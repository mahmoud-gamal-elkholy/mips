==> flow/design.v <==
module data_memory(
    input [31:0] A , WD,
    input WE ,  clk ,
    output [31:0]RD
       );
       reg [31:0] dmem [0 : 2**32 - 1];
always @ (posedge clk)
begin
 if (WE)
  dmem[A]<= WD ;
 end
assign RD = ~WE ? dmem[A] : 32'b0 ;
endmodule
== Step by step through the tools: data_memory ==
Tool output for the design above, in the order of the flow.
Lines are those of the file above, counted from 1.
Cell names lack the library's common part.
A cell with -- has no value.
Design
  top: data_memory
  clock input: clk
  standard-cell library: sky130hd
  timing corner: tt_025C_1v80

== After elaboration ==
Source: Yosys, flattened and elaborated, memories not mapped. Widths are those after wreduce; folded enables and synchronous resets count as part of the registers. Registers that Yosys merges into a memory's read port (data or address) are not register bits. Print and check cells do not count. Equal cells are merged and count once.
Yosys's memory passes give these memory sizes; they may raise the number of words (mostly to a power of two), join words into wider ones and drop unused or constant bits.
Storage and ports
  bits in registers: 0
  memory bits (writable): 64
  memories: 1
  input port bits: 66
  output and inout bits: 32
  word-level cells: 5
Operators by class
  multiplexer cells: 4
Memories
  dmem: words 2, width 32, rd ports 1, wr ports 1, RTL line 6  | reg [31:0] dmem [0 : 2**32 - 1];
Operators with widths (count)
  32-bit two-way mux: 3
  1-bit two-way mux: 1

== Depth ==
Longest topological path by Yosys (ltp), each cell counted once; first at word level (registers and memories cut), then after technology mapping (sequential cells cut; the memories' decode and read muxes count).
Depth
  word-level depth: 1
  ABC_AREA: 0
  gate-level depth with buffers: 4
  mapped depth without buffers: 3

== Mapped cells and area ==
The flow's flattened synthesis, as Yosys stat reports it; memories are mapped. The netlist is that of the ABC_AREA named above (0 if unset); the other value can give another one.
Cells by type
  edfxtp_1: count 64, area in all 1.92E+03 sq um
  mux2i_1: count 32, area in all 320.307 sq um
  nor2_1: count 33, area in all 123.869 sq um
  nand4_1: count 9, area in all 56.304 sq um
  nor4_1: count 6, area in all 37.536 sq um
  buf_2: count 4, area in all 20.019 sq um
  or4_1: count 2, area in all 15.014 sq um
  clkbuf_1: count 3, area in all 11.261 sq um
  nor3_2: count 1, area in all 10.01 sq um
  nor4b_1: count 1, area in all 8.758 sq um
  buf_4: count 1, area in all 7.507 sq um
  or3_1: count 1, area in all 6.256 sq um
  nand3_1: count 1, area in all 5.005 sq um
  nor3_1: count 1, area in all 5.005 sq um
  nand2_1: count 1, area in all 3.754 sq um
Mapped netlist
  cells in the netlist: 160
  mapped area: 0.0025524 sq mm
  sequential part of the area: 0.0019218 sq mm
  mapped flip-flops: 64
  buffers: 8

== Worst setup path after synthesis ==
OpenSTA on the mapped netlist: ideal clock, no wires. The path of least setup slack (recovery checks aside). Input and output delay are each 20% of the period. Register names are those of the netlist, which keeps one name where synthesis merged equal registers.
Path after synthesis
  path type: input port to flip-flop
  start: in A[0]
  end: mem (name not given)
  clock period: 4.31 ns
  external input delay: 0.862 ns
  setup time: 0.461 ns
  time at the first pin: 0.862 ns
  data arrival time: 3.648 ns
  data required time: 3.849 ns
  slack: 0.201 ns
  path delay: 3.247 ns
  driving pins on the path: 4
  buffers on the path: 1
  synthesis period reached: 4.109 ns
"path delay" = arrival - input delay + setup time.
"driving pins on the path" counts driving pins, that of a launching flip-flop among them; a cell with two outputs on the path counts twice.
"synthesis period reached" = period - worst setup slack (recovery checks aside). The figure is calculated, with input and output delays left at 20% of the set period.
Between the ends stands the longest chain of elaborated cells between them, by number of cells; it is not shown to be the way that was timed. Of several equally long chains one is given.
Each line given opens the expression or statement behind the cell; cells for indexed reads and writes are added by Yosys, which also makes memories of some case tables.
Between the ends, after synthesis
  cells stage by stage: buf_4 nor4b_1 nand4_1 nor3_1
  length of the longest elaborated chain: 1
  elaborated cells on any way between the ends: 1
  RTL lines with such cells: 1
  those cells by class: 1 x mux
RTL lines, path after synthesis
  from (decl): RTL line 2  | input [31:0] A , WD,
  32-bit two-way mux: RTL line 9  | if (WE)

== Path in the finished layout ==
From the final timing report of record 1: the path of least setup slack in the routed layout; clock arrival at registers is part of the times.
Path post-layout
  path type: input port to output port
  start: in WE
  end: out RD[14]
  clock period: 4.78 ns
  external input delay: 0.96 ns
  external output delay: 0.96 ns
  time at the first pin: 0.96 ns
  data arrival time: 2.88 ns
  data required time: 3.82 ns
  slack: 0.94 ns
  driving pins on the path: 4
  buffers on the path: 3
Between the ends stands the longest chain of elaborated cells between them, by number of cells; it is not shown to be the way that was timed. Of several equally long chains one is given.
Between the ends, post-layout
  cells stage by stage: clkdlybuf4s50_1 buf_4 nor2_1 clkdlybuf4s50_1
  length of the longest elaborated chain: 1
  elaborated cells on any way between the ends: 1
  RTL lines with such cells: 1
  those cells by class: 1 x mux
RTL lines, path post-layout
  from (decl): RTL line 3  | input WE ,  clk ,
  32-bit two-way mux: RTL line 12  | assign RD = ~WE ? dmem[A] : 32'b0 ;
  to (decl): RTL line 4  | output [31:0]RD

Add stored flow runs of data_memory

Module data_memory, platform sky130hd: 2 stored runs of the flow (Yosys, OpenROAD) with differing settings, in no particular order. Input and output delays are each 20% of the period that was set; the output load is 0.01 pF.
"achieved clock period": clock period set for the run, less the worst setup slack. It is reckoned from that one timing run; input and output delays stay at 20% of the period that was set.
"worst setup path time" = time allowed to the worst setup path (clock period - input delay - output delay, where it has them) - its slack; a late launch clock adds to it, a late capture clock takes from it.
By "power" is meant OpenSTA's value without simulated activity: inputs other than the clock are taken to toggle once in ten clock periods, and the tool carries that through the logic.
[record 1] settings: period_ns=4.78, CORE_UTILIZATION=58, CAP_MARGIN=20, CORE_MARGIN=2, SLEW_MARGIN=20
[record 1] result: chip area after synthesis (Yosys) 0.0025524 sq mm, die area 0.0049477 sq mm, standard-cell area of the final layout 0.0037824 sq mm, utilization 0.881, worst setup slack after layout 0.939 ns, total negative slack 0.000 ns, worst hold slack 1.207 ns, power 1.212 mW, achieved clock period 3.841 ns, worst setup path time 1.93 ns, worst setup path kind input port to output port
[record 2] settings: period_ns=7.29, CORE_UTILIZATION=72, PLACE_DENSITY_LB_ADDON=0.16, CORE_MARGIN=2, CELL_PAD_IN_SITES_DETAIL_PLACEMENT=2, GPL_TIMING_DRIVEN=0, GPL_ROUTABILITY_DRIVEN=0, CTS_CLUSTER_SIZE=41, SLEW_MARGIN=15, MIN_ROUTING_LAYER=met1, CAP_MARGIN=20
[record 2] result: did not finish, placement stopped with FLW-0024
